==> flow/design.v <==
module generic_decoder  
#(parameter D = 20)(
input [$clog2(D)-1 : 0]selectors ,
input enable ,
output reg [D - 1 : 0]Q
);
integer k ;
always@(*)
  begin
    if (~enable)
      Q = 'b0  ;
    else
      begin
        Q = 'b0  ; 
        for(k = 0 ; k < D ; k = k+1)  
          begin
            if (k == selectors)
              Q [k] = 1'b1  ;
            else 
              Q = Q  ; 
          end 
      end
  end
endmodule
module memory_cell (               
input clk ,
input reset_n ,
input select ,
input write ,
input read ,
input in_data ,
output reg out_data ,
output storage
);
reg  D_stored  ;
always @ (posedge clk , negedge reset_n)
begin
  if (~reset_n)
     begin
       D_stored <= 1'bx  ;
       out_data <= 1'bx  ;
     end
  else if (select)
    begin
      case ({read , write})
        2'b00 :  
          begin
             D_stored <= D_stored ;
             out_data <= 1'bx ;
          end
        2'b01 :  
          begin
             D_stored <= in_data ;
             out_data <= 1'bx ;
          end
        2'b10 :  
          begin
             D_stored <= D_stored ;
             out_data <= D_stored ;
          end
        2'b11 :  
          begin
             D_stored <= in_data ;
             out_data <= D_stored ;
          end
        default : 
          begin
             D_stored <= D_stored ;
             out_data <= 1'bx ;
          end
      endcase
    end
  else 
    begin
     D_stored <= D_stored ;
     out_data <= 1'bx ;
    end
end
assign storage = D_stored ;
endmodule
module memory_word          
#(parameter R = 8) (
input clk ,
input reset_n ,
input select ,
input write ,
input read ,
input [R-1 : 0]in_data ,
output [R-1 : 0]out_data,
output [R-1 : 0]storage
);
generate
genvar k ;
   for (k = 0 ; k < R ; k = k+1)
     begin 
       memory_cell cell1 (
          .clk(clk),
          .reset_n(reset_n),
          .select(select),
          .write(write),
          .read(read),
          .in_data(in_data[k]),
          .out_data(out_data[k]),
          .storage(storage[k])
       );
     end
endgenerate
endmodule
module register_file                 
#(parameter word_width = 32 , length = 128) (
input clk ,
input reset_n ,
input [$clog2(length)-1 : 0]write_addres ,
input [$clog2(length)-1 : 0]read_addres ,
input write ,
input read ,
input [word_width-1 : 0]in_data ,
output [word_width-1 : 0]out_data 
);
wire [word_width-1 : 0] storage [0 : length-1] ;
wire [length - 1 : 0]dec_wri_Q ;
generic_decoder #(.D(length)) writeDecoder (
  .selectors(write_addres),
  .enable(write),
  .Q(dec_wri_Q)
);
wire [length - 1 : 0]dec_read_Q ;
generic_decoder #(.D(length)) readDecoder (
  .selectors(read_addres),
  .enable(read),
  .Q(dec_read_Q)
);
generate
genvar k;
   for(k = 0 ; k< length ; k=k+1)
     begin
       memory_word #(.R(word_width)) word (
          .clk(clk),
          .reset_n(reset_n),
          .select(dec_wri_Q[k] | dec_read_Q[k]),
          .write(dec_wri_Q[k]),
          .read(dec_read_Q[k]),
          .in_data(in_data),
          .out_data( ),
          .storage(storage[k])
       );
     end
endgenerate
  assign out_data = storage[read_address] ;
endmodule
## Reports on register_file

The steps from the RTL of register_file to its reports follow in flow order.
Line numbers count from 1 in the design file above.
Library cell names are shortened.
A cell with n/a has no value.

| set-up | value |
|---|---|
| top module | register_file |
| clock port | clk |
| library | sky130hd |
| library corner | tt_025C_1v80 |

## Elaborated design

Yosys after proc, flatten, opt, wreduce and memory -nomap, before mapping. Print and check cells are not counted. Equal cells are merged and count once.

| operators by class | value |
|---|---|
| equal/unequal tests | 8 |
| muxes and demuxes | 71 |
| bitwise operators | 4 |
| reduce/logical cells | 11 |

Operator list:

| operator | count |
|---|---|
| 2-to-1 mux 1 bit | 68 |
| parallel mux 32 bit (select 2 bit) | 1 |
| zero test 7 bit | 3 |
| == test 1 x 7 -> 1 bit (first input constant) | 2 |
| == test 2 bit (second input constant) | 4 |
| OR reduction 2 bit | 4 |
| == test 2 x 1 -> 1 bit (second input constant) | 2 |
| zero test 2 bit | 2 |
| AND reduction 2 bit | 2 |
| 2-to-1 mux 2 bit | 2 |
| bitwise OR 1 bit | 2 |
| inverter 1 bit | 2 |

| storage and ports | value |
|---|---|
| bits in registers | 64 |
| word-level cells | 158 |

## Logic depth

Depth = most cells in a row (Yosys ltp): at word level without a register or memory, in the mapped netlist without a sequential cell, where the memories' decode and read muxes count.

| depth | value |
|---|---|
| word-level depth | 7 |
| ABC_AREA | 0 |
| depth in mapped cells | 4 |
| mapped depth without buffers | 3 |

## Netlist

The flow's flattened synthesis, as Yosys stat reports it; memories are mapped. The netlist is that of the ABC_AREA named above (0 if unset); the other value can give another one.
The area totals of this step are shown rounded.

Cells by type:

| type | count | total area (um2) |
|---|---|---|
| dfrtp_1 | 32 | 800.768 |
| mux2_4 | 30 | 450.432 |
| buf_4 | 32 | 240.23 |
| buf_6 | 3 | 33.782 |
| mux2_2 | 2 | 22.522 |
| nor4b_2 | 1 | 15.014 |
| nor4_2 | 1 | 12.512 |
| nand2_2 | 1 | 6.256 |

| mapped netlist | value |
|---|---|
| mapped cells | 102 |
| mapped area | 1582 um2 |
| sequential area | 800.8 um2 |
| flip-flop cells | 32 |
| buffer cells | 35 |

The figures by module come from a second, unflattened synthesis with its own total; it is not the netlist above.

| unflattened totals | value |
|---|---|
| cell total of the unflattened synthesis | 495 |
| area total of the unflattened synthesis | 3920 um2 |

Rows give one instance, submodules left out.

By module:

| module | times used | cells | area (um2) | sequential area (um2) |
|---|---|---|---|---|
| memory_cell | 32 | 4 | 68.8 | 50.0 |
| generic_decoder #(D=128) | 2 | 183 | 855.8 | 0.0 |
| register_file | 1 | 1 | 6.3 | 0.0 |
| memory_word #(R=32) | 1 | 0 | 0.0 | 0.0 |

## Worst setup path after synthesis

OpenSTA on the mapped netlist: ideal clock, no wires. The path of least setup slack (recovery checks aside). Input and output delay are each 20% of the period. Register names are those of the netlist, which keeps one name where synthesis merged equal registers.

| timing path after synthesis | value |
|---|---|
| path type | input to register |
| from | input port write_addres[6] |
| to | register genblk1[0].word.genblk1[0].cell1.D_stored |
| period | 1.27 ns |
| input delay | 0.254 ns |
| arrival | 1.125 ns |
| slack | 0.020 ns |
| delay of the path | 0.996 ns |
| stages on the path | 4 |
| buffers on the path | 1 |
| synthesis period reached | 1.25 ns |

"delay of the path" = arrival - input delay + setup time.
"stages on the path" counts driving pins, that of a launching flip-flop among them; a cell with two outputs on the path counts twice.
"synthesis period reached" = period - worst setup slack (recovery checks aside). The figure is calculated, with input and output delays left at 20% of the set period.
Between the ends stands the longest chain of elaborated cells between them, by number of cells; it is not shown to be the way that was timed. Of several equally long chains one is given.
Each line given opens the expression or statement behind the cell; cells for indexed reads and writes are added by Yosys, which also makes memories of some case tables.
A register here has more assigning lines than the two given.

| between the ends, after synthesis | value |
|---|---|
| path through | nor4b_2 > nand2_2 > buf_6 > mux2_4 |
| length of the longest elaborated chain | 7 |
| elaborated cells on any way between the ends | 13 |
| those cells by class | 3 x eq/ne; 3 x mux; 2 x logic; 5 x reduce/logical |

Ends and longest elaborated chain, after synthesis:

| element | RTL line | RTL |
|---|---|---|
| start: declaration | 113 | `input [$clog2(length)-1 : 0]write_addres ,` |
| zero test 7 bit | 17 | `if (k == selectors)` |
| 2-to-1 mux 1 bit | 17 |  |
| 2-to-1 mux 2 bit | 10 | `if (~enable)` |
| == test 2 bit | 45 | `case ({read , write})` |
| OR reduction 2 bit | n/a |  |
| inverter 1 bit | n/a |  |
| AND reduction 2 bit | n/a |  |
| end: assignment | 48 | `D_stored <= D_stored ;` |
| end: assignment | 53 | `D_stored <= in_data ;` |
| end: declaration | 35 | `reg  D_stored  ;` |

## Path in the finished layout

Path of least setup slack in the final report of flow run A (OpenROAD, finished layout, wires in). Where an end is a register, its clock arrival counts in the times.

| timing path after layout | value |
|---|---|
| path type | input to register |
| from | input port write_addres[3] |
| to | register genblk1[0].word.genblk1[17].cell1.D_stored |
| period | 1.1 ns |
| input delay | 0.22 ns |
| arrival | 1.33 ns |
| slack | -0.07 ns |
| stages on the path | 6 |
| buffers on the path | 3 |

Between the ends stands the longest chain of elaborated cells between them, by number of cells; it is not shown to be the way that was timed. Of several equally long chains one is given.
A register here has more assigning lines than the two given.

| between the ends, after layout | value |
|---|---|
| path through | buf_6 > nor4b_4 > nand2_4 > buf_6 > buf_12 > mux2_4 |
| length of the longest elaborated chain | 7 |
| elaborated cells on any way between the ends | 13 |
| those cells by class | 3 x eq/ne; 3 x mux; 2 x logic; 5 x reduce/logical |

Ends and longest elaborated chain, after layout:

| element | RTL line | RTL |
|---|---|---|
| start: declaration | 113 | `input [$clog2(length)-1 : 0]write_addres ,` |
| zero test 7 bit | 17 | `if (k == selectors)` |
| 2-to-1 mux 1 bit | 17 |  |
| 2-to-1 mux 2 bit | 10 | `if (~enable)` |
| == test 2 bit | 45 | `case ({read , write})` |
| OR reduction 2 bit | n/a |  |
| inverter 1 bit | n/a |  |
| AND reduction 2 bit | n/a |  |
| end: assignment | 48 | `D_stored <= D_stored ;` |
| end: assignment | 53 | `D_stored <= in_data ;` |
| end: declaration | 35 | `reg  D_stored  ;` |

Below are 2 stored runs of the flow (Yosys, OpenROAD; platform sky130hd) on register_file, each with its settings and what was measured, unordered. Constraints: input delay and output delay 20% of the set period each, output load 0.01 pF.
"allowed time less slack (worst setup path)": the worst setup path's part of the clock period (all of it between registers, 20% less for each end at a port) less its slack. A launch clock that arrives late makes it longer, a capture clock that arrives late makes it shorter.
"overall power" is the tool's figure for a default switching activity; nothing was simulated.
Measured values are rounded.

#### Flow run A

| setting | value |
|---|---|
| period_ns | `1.1` |
| CORE_UTILIZATION | `25` |
| SETUP_SLACK_MARGIN | `0.15` |
| PLACE_DENSITY | `0.76` |
| HOLD_SLACK_MARGIN | `0.02` |
| TNS_END_PERCENT | `85` |
| CAP_MARGIN | `0` |
| CORE_MARGIN | `2` |
| SLEW_MARGIN | `20` |

| result | value |
|---|---|
| full die area | 6978 um2 |
| allowed time less slack (worst setup path) | 0.95 ns |
| worst path kind | input to register |
| post-route setup TNS | -1.992 ns |
| overall power | 0.002892 W |
| Yosys chip area after synthesis | 1582 um2 |
| worst setup slack after layout | -0.071 ns |
| area of the standard cells in the finished layout | 2465 um2 |

#### Flow run B

| setting | value |
|---|---|
| period_ns | `2.24` |
| CORE_UTILIZATION | `16` |
| SETUP_SLACK_MARGIN | `0.03` |
| PLACE_DENSITY_LB_ADDON | `0.13` |
| CORE_ASPECT_RATIO | `0.76` |
| CELL_PAD_IN_SITES_DETAIL_PLACEMENT | `1` |
| TNS_END_PERCENT | `10` |
| GPL_ROUTABILITY_DRIVEN | `1` |
| CTS_CLUSTER_SIZE | `57` |
| MIN_ROUTING_LAYER | `met1` |
| MAX_ROUTING_LAYER | `met5` |
| CAP_MARGIN | `20` |
| CORE_MARGIN | `2` |
| SLEW_MARGIN | `20` |

| result | value |
|---|---|
| full die area | 10700 um2 |
| allowed time less slack (worst setup path) | 1.23 ns |
| worst path kind | input to register |
| post-route setup TNS | 0.000 ns |
| overall power | 0.001634 W |
| Yosys chip area after synthesis | 1582 um2 |
| worst setup slack after layout | 0.564 ns |
| area of the standard cells in the finished layout | 2371 um2 |
